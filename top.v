==> flow/design.v <==
module sobel_core(
    input [7:0] z1,z2,z3,
    input [7:0] z4,z5,z6,
    input [7:0] z7,z8,z9,
    output [15:0] edge_out
);
    wire signed [10:0] gx,gy;
    assign gx = (z3 + (z6<<1) + z9) - (z1 + (z4<<1) + z7);
    assign gy = (z7 + (z8<<1) + z9) - (z1 + (z2<<1) + z3);
    assign edge_out =
        (gx[10] ? -gx : gx) +
        (gy[10] ? -gy : gy);
endmodule
module threshold #
(
    parameter TH = 16'd50
)
(
    input  [15:0] edge_in,
    input         valid_in,
    output reg    edge_bin,
    output reg    valid_out
);
    always @(*) begin
        if(valid_in) begin
            if(edge_in > TH)
                edge_bin = 1;
            else
                edge_bin = 0;
            valid_out = 1;
        end
        else begin
            edge_bin = 0;
            valid_out = 0;
        end
    end
endmodule
module top(
    input clk,
    input rst_btn,
    input  [7:0] sw,
    output [3:0] led
);
    wire rst = rst_btn;
    wire [7:0] pixel_in = sw;
    wire pixel_valid = 1'b1;
    wire [7:0] z1,z2,z3;
    wire [7:0] z4,z5,z6;
    wire [7:0] z7,z8,z9;
    wire window_valid;
    wire [15:0] edge_out;
    wire edge_valid;
    wire edge_bin;
    wire edge_bin_valid;
    window_3x3 WIN(
        .clk(clk),
        .rst(rst),
        .pixel_in(pixel_in),
        .pixel_valid(pixel_valid),
        .z1(z1),.z2(z2),.z3(z3),
        .z4(z4),.z5(z5),.z6(z6),
        .z7(z7),.z8(z8),.z9(z9),
        .window_valid(window_valid)
    );
    sobel_core SOBEL(
        .z1(z1),.z2(z2),.z3(z3),
        .z4(z4),.z5(z5),.z6(z6),
        .z7(z7),.z8(z8),.z9(z9),
        .edge_out(edge_out)
    );
    assign edge_valid = window_valid;
    threshold THR(
        .edge_in(edge_out),
        .valid_in(edge_valid),
        .edge_bin(edge_bin),
        .valid_out(edge_bin_valid)
    );
    assign led[0] = edge_bin;
    assign led[1] = edge_bin_valid;
    assign led[2] = edge_out[6];
    assign led[3] = edge_out[7];
endmodule
module window_3x3 #
(
    parameter WIDTH = 8
)
(
    input clk,
    input rst,
    input  [7:0] pixel_in,
    input        pixel_valid,
    output reg [7:0] z1,z2,z3,
    output reg [7:0] z4,z5,z6,
    output reg [7:0] z7,z8,z9,
    output reg window_valid
);
    reg [7:0] line1 [0:WIDTH-1];
    reg [7:0] line2 [0:WIDTH-1];
    reg [$clog2(WIDTH)-1:0] col;
    reg [7:0] r1c1,r1c2,r1c3;
    reg [7:0] r2c1,r2c2,r2c3;
    reg [7:0] r3c1,r3c2,r3c3;
    always @(posedge clk) begin
        if(rst) begin
            col <= 0;
            window_valid <= 0;
            z1<=0;z2<=0;z3<=0;
            z4<=0;z5<=0;z6<=0;
            z7<=0;z8<=0;z9<=0;
            r1c1<=0;r1c2<=0;r1c3<=0;
            r2c1<=0;r2c2<=0;r2c3<=0;
            r3c1<=0;r3c2<=0;r3c3<=0;
        end
        else if(pixel_valid) begin
            r1c1 <= r1c2; r1c2 <= r1c3;
            r2c1 <= r2c2; r2c2 <= r2c3;
            r3c1 <= r3c2; r3c2 <= r3c3;
            r1c3 <= line2[col];
            r2c3 <= line1[col];
            r3c3 <= pixel_in;
            line2[col] <= line1[col];
            line1[col] <= pixel_in;
            z1<=r1c1;z2<=r1c2;z3<=r1c3;
            z4<=r2c1;z5<=r2c2;z6<=r2c3;
            z7<=r3c1;z8<=r3c2;z9<=r3c3;
            if(col==WIDTH-1)
                col<=0;
            else
                col<=col+1;
            if(col>=2)
                window_valid<=1;
            else
                window_valid<=0;
        end
    end
endmodule
==> Step by step through the tools: top <==
What the tools print for top, step after step.
Lines are those of the file above, counted from 1.
Library cell names are shortened.
{ "design": {"top_module": "top", "clock": "clk", "cell_library": "sky130hd", "pvt_corner": "tt_025C_1v80"} }

==> Word-level counts <==
Yosys after proc, flatten, opt, wreduce and memory -nomap, before mapping. Print and check cells are not counted. Equal cells are merged and count once.
Memory sizes are those after Yosys's memory passes, which may raise the word count (mostly to a power of two), join words into wider ones and drop unused or constant bits.
{ "classes": {"n_reduce_logical": 1, "n_eq": 1, "addsub": 14, "muxes": 11, "bitwise": 0, "div_mod_pow": 0, "n_shift": 0, "n_cmp": 2, "mul": 0} }
{ "ops": {"columns": ["op", "count"], "rows": [
  ["adder 11 x 8 -> 11 bit", 4],
  ["adder 8 x 9 -> 10 bit", 4],
  ["negator 11 -> 16 bit", 2],
  ["two-way mux 16 bit", 2],
  ["subtractor 11 bit", 2],
  ["adder 16 bit", 1],
  ["greater-than comparator 16 x 6 -> 1 bit with constant B", 1],
  ["two-way mux 8 bit", 2],
  ["two-way mux 3 bit", 2],
  ["two-way mux 1 bit", 5],
  ["adder 3 x 1 -> 3 bit with constant B", 1],
  ["greater-or-equal comparator 3 x 2 -> 1 bit with constant B", 1],
  ["equality test 3 bit with constant B", 1],
  ["OR reduction 2 bit", 1]
]} }
{ "bits": {"mem_bits_rw": 128, "out_inout_bits": 4, "latch_bits": 0, "wordCells": 44, "clocked_rd_ports_x_width": 16, "inputBits": 10, "regBits": 92, "rom_bits": 0, "mem_count": 2} }
{ "mem_list": {"columns": ["name", "words", "word_bits", "read_ports", "wr", "line_no", "text"], "rows": [
  ["WIN.line1", 8, 8, 1, 1, 97, "reg [7:0] line1 [0:WIDTH-1];"],
  ["WIN.line2", 8, 8, 1, 1, 98, "reg [7:0] line2 [0:WIDTH-1];"]
]} }

==> Longest topological paths <==
Longest topological path by Yosys (ltp), each cell counted once; first at word level (registers and memories cut), then after technology mapping (sequential cells cut; the memories' decode and read muxes count).
{ "logic_depth": {"word_depth": 9, "ABC_AREA": 0, "depth_mapped": 29, "depth_no_buf": 27} }

==> After synthesis <==
Yosys stat after the flow's synthesis: flattened, memories mapped to cells. It holds for the ABC_AREA given above (unset counts as 0); a run with the other value may have another netlist.
Totals and module areas in this step are rounded.
{ "mapped": {"area_um2": 12000, "cells": 920, "ff_cells": 228, "n_buf": 27} }
{ "by_type": {"columns": ["type", "count", "area_total_um2"], "rows": [
  ["edfxtp_1", 128, 3.84E+03],
  ["dfxtp_1", 100, 2001.92],
  ["ha_1", 76, 950.912],
  ["fa_1", 37, 740.71],
  ["mux4_2", 32, 720.691],
  ["nor2b_1", 87, 544.272],
  ["xnor2_1", 37, 324.061],
  ["inv_1", 80, 300.288],
  ["xor2_1", 28, 245.235],
  ["a21oi_1", 45, 225.216],
  ["nor2_1", 52, 195.187],
  ["mux2_2", 8, 90.086],
  ["mux2i_1", 9, 90.086],
  ["nand2_1", 23, 86.333],
  ["nor3_1", 16, 80.077],
  ["o21bai_1", 10, 75.072],
  ["clkbuf_1", 19, 71.318],
  ["a21o_1", 8, 60.058]
]} }
Not listed: further types 45, cells in them 125.
The figures by module come from a second, unflattened synthesis with its own total; it is not the netlist above.
{ "unflattened": {"hier_cells": 1069, "hier_area_um2": 12000} }
Rows give one instance, submodules left out.
{ "by_module": {"columns": ["module", "cells", "area_um2", "instances", "seq_area_um2"], "rows": [
  ["window_3x3", 607, 8600, 1, 5900],
  ["sobel_core", 451, 3600, 1, 0.0],
  ["threshold", 8, 55, 1, 0.0],
  ["top", 3, 19, 1, 0.0]
]} }

==> Worst setup path after synthesis <==
OpenSTA on the mapped netlist: ideal clock, no wires. The path of least setup slack (recovery checks aside). Input and output delay are each 20% of the period. Register names are those of the netlist, which keeps one name where synthesis merged equal registers.
{ "synth_path": {"path_kind": "reg2out", "from": "register WIN.z2[0]", "to": "output led[0]", "stages": 28, "path_delay_ns": 5.869, "t_first_pin_ns": 0.000, "t_arrival_ns": 5.869, "clock_period_ns": 9.49, "out_delay_ns": 1.898, "n_path_buf": 1, "slack_ns": 1.723, "period_less_setup_slack_ns": 7.767} }
"path_delay_ns" is the arrival time less input delay plus setup time.
At an output port there is no setup time.
"stages": output pins that drive a net of the path, with the launching flip-flop's if there is one; two outputs of one cell count as two.
"period_less_setup_slack_ns" is the clock period less the worst setup slack; recovery checks do not enter. This is arithmetic on one report: input and output delays are still those of the set period (20% each).
Between the ends stands the longest chain of elaborated cells between them, by number of cells; it is not shown to be the way that was timed. Of several equally long chains one is given.
Each line given opens the expression or statement behind the cell; cells for indexed reads and writes are added by Yosys, which also makes memories of some case tables.
{ "synth_between": {"path_cell_list": "dfxtp_1 > ha_1 > fa_1 > a21oi_1 > nor2_1 > nor2_1 > o21bai_1 > a21oi_1 > xnor2_1 > fa_1 > inv_1 > fa_1 > ha_1 > nor3_1 > o2111ai_1 > a31o_2 > a21oi_2 > xnor2_2 > mux2_2 > fa_1 > a21oi_1 > o2111ai_1 > a21o_1 > a21oi_1 > xnor2_1 > nor4_1 > a31oi_1 > buf_4", "elab_chain_len": 9, "cone_cells": 9, "cone_lines": 5, "cone_classes": "add/sub (5); compare (1); mux (3)"} }
{ "synth_lines": {"columns": ["item", "line_no", "text"], "rows": [
  ["from (decl)", 92, "output reg [7:0] z1,z2,z3,"],
  ["from (assign)", 107, "z1<=0;z2<=0;z3<=0;"],
  ["from (assign)", 123, "z1<=r1c1;z2<=r1c2;z3<=r1c3;"],
  ["adder 8 x 9 -> 10 bit", 9, "assign gy = (z7 + (z8<<1) + z9) - (z1 + (z2<<1) + z3);"],
  ["adder 11 x 8 -> 11 bit", 9, null],
  ["subtractor 11 bit", 9, null],
  ["negator 11 -> 16 bit", 12, "(gy[10] ? -gy : gy);"],
  ["two-way mux 16 bit", 12, null],
  ["adder 16 bit", 11, "(gx[10] ? -gx : gx) +"],
  ["greater-than comparator 16 x 6 -> 1 bit", 26, "if(edge_in > TH)"],
  ["two-way mux 1 bit", 26, null],
  ["two-way mux 1 bit", 25, "if(valid_in) begin"],
  ["to (decl)", 42, "output [3:0] led"]
]} }
Some nets on the timed path still bear RTL names; the line given drives or declares the net.
{ "synth_named_nets": {"columns": ["signal", "line_no"], "rows": [
  ["THR.edge_bin", 25]
]} }

==> Path in the finished layout <==
Path of least setup slack in the final report of run 1 (OpenROAD, finished layout, wires in). Where an end is a register, its clock arrival counts in the times.
{ "layout_path": {"path_kind": "reg2out", "from": "register WIN.z1[1]", "to": "output led[0]", "clock_period_ns": 4.51, "stages": 29, "out_delay_ns": 0.90, "n_path_buf": 2, "t_first_pin_ns": 0.49, "slack_ns": -2.78, "t_arrival_ns": 6.39} }
Between the ends stands the longest chain of elaborated cells between them, by number of cells; it is not shown to be the way that was timed. Of several equally long chains one is given.
{ "layout_between": {"path_cell_list": "dfxtp_1 > ha_1 > fa_2 > a21oi_2 > nor2_1 > nor2_1 > o21bai_1 > a21oi_2 > xnor2_1 > fa_1 > inv_1 > fa_1 > ha_4 > or2_2 > a211o_1 > nand3_2 > a311oi_4 > buf_4 > nand2b_4 > xnor2_1 > ha_1 > and3_1 > a2111o_1 > a21oi_2 > o21ba_4 > xnor2_4 > nor3_1 > a31oi_1 > buf_2", "elab_chain_len": 9, "cone_cells": 14, "cone_lines": 6, "cone_classes": "add/sub (9); compare (1); mux (4)"} }
{ "layout_lines": {"columns": ["item", "line_no", "text"], "rows": [
  ["from (decl)", 92, "output reg [7:0] z1,z2,z3,"],
  ["from (assign)", 107, "z1<=0;z2<=0;z3<=0;"],
  ["from (assign)", 123, "z1<=r1c1;z2<=r1c2;z3<=r1c3;"],
  ["adder 8 x 9 -> 10 bit", 8, "assign gx = (z3 + (z6<<1) + z9) - (z1 + (z4<<1) + z7);"],
  ["adder 11 x 8 -> 11 bit", 8, null],
  ["subtractor 11 bit", 8, null],
  ["negator 11 -> 16 bit", 11, "(gx[10] ? -gx : gx) +"],
  ["two-way mux 16 bit", 11, null],
  ["adder 16 bit", 11, null],
  ["greater-than comparator 16 x 6 -> 1 bit", 26, "if(edge_in > TH)"],
  ["two-way mux 1 bit", 26, null],
  ["two-way mux 1 bit", 25, "if(valid_in) begin"],
  ["to (decl)", 42, "output [3:0] led"]
]} }

Lab notebook: top

Design top on sky130hd. What follows are 2 stored runs of the flow, each under its own settings; their order means nothing. The constraints put input and output delay at 20% of the set period each and load the outputs with 0.01 pF.
"reached clock period" means the clock period less the worst setup slack. The figure is calculated, with input and output delays left at 20% of the set period.
"time of the worst setup path": the worst setup path's part of the clock period (all of it between registers, 20% less for each end at a port) less its slack. A launch clock that arrives late makes it longer, a capture clock that arrives late makes it shorter.
"total design power" rests on the timing tool's default activity at the inputs, not on a simulated workload.
Results are given in rounded form.

==> run 1: settings <==
{ "period_ns": 4.51, "CORE_UTILIZATION": 28, "PLACE_DENSITY": 0.8, "TNS_END_PERCENT": 40, "GPL_ROUTABILITY_DRIVEN": 0, "CTS_CLUSTER_SIZE": 57, "CAP_MARGIN": 30, "SLEW_MARGIN": 35, "CORE_MARGIN": 2 }
==> run 1: results <==
area of the synthesized netlist: 12,000 um^2
die footprint: 43,000 um^2
area of the standard cells in the finished layout: 15,000 um^2
final utilization: 36 %
setup slack of the critical path: -2.8 ns
sum of negative setup slack: -8.1 ns
worst hold slack: 0.43 ns
total design power: 0.011 W
reached clock period: 7.295 ns
time of the worst setup path: 6.39 ns
class of the worst setup path: reg2out

==> run 2: settings <==
{ "period_ns": 13.3, "CORE_UTILIZATION": 37, "HOLD_SLACK_MARGIN": 0.1, "CELL_PAD_IN_SITES_DETAIL_PLACEMENT": 0, "TNS_END_PERCENT": 50, "GPL_TIMING_DRIVEN": 0, "GPL_ROUTABILITY_DRIVEN": 0, "CTS_CLUSTER_SIZE": 76, "CAP_MARGIN": 20, "CORE_MARGIN": 2, "SLEW_MARGIN": 20 }
==> run 2: results <==
area of the synthesized netlist: 12,000 um^2
die footprint: 33,000 um^2
area of the standard cells in the finished layout: 13,000 um^2
final utilization: 43 %
setup slack of the critical path: 3.0 ns
sum of negative setup slack: 0.000 ns
worst hold slack: 0.43 ns
total design power: 0.0029 W
reached clock period: 10.314 ns
time of the worst setup path: 7.65 ns
class of the worst setup path: reg2out
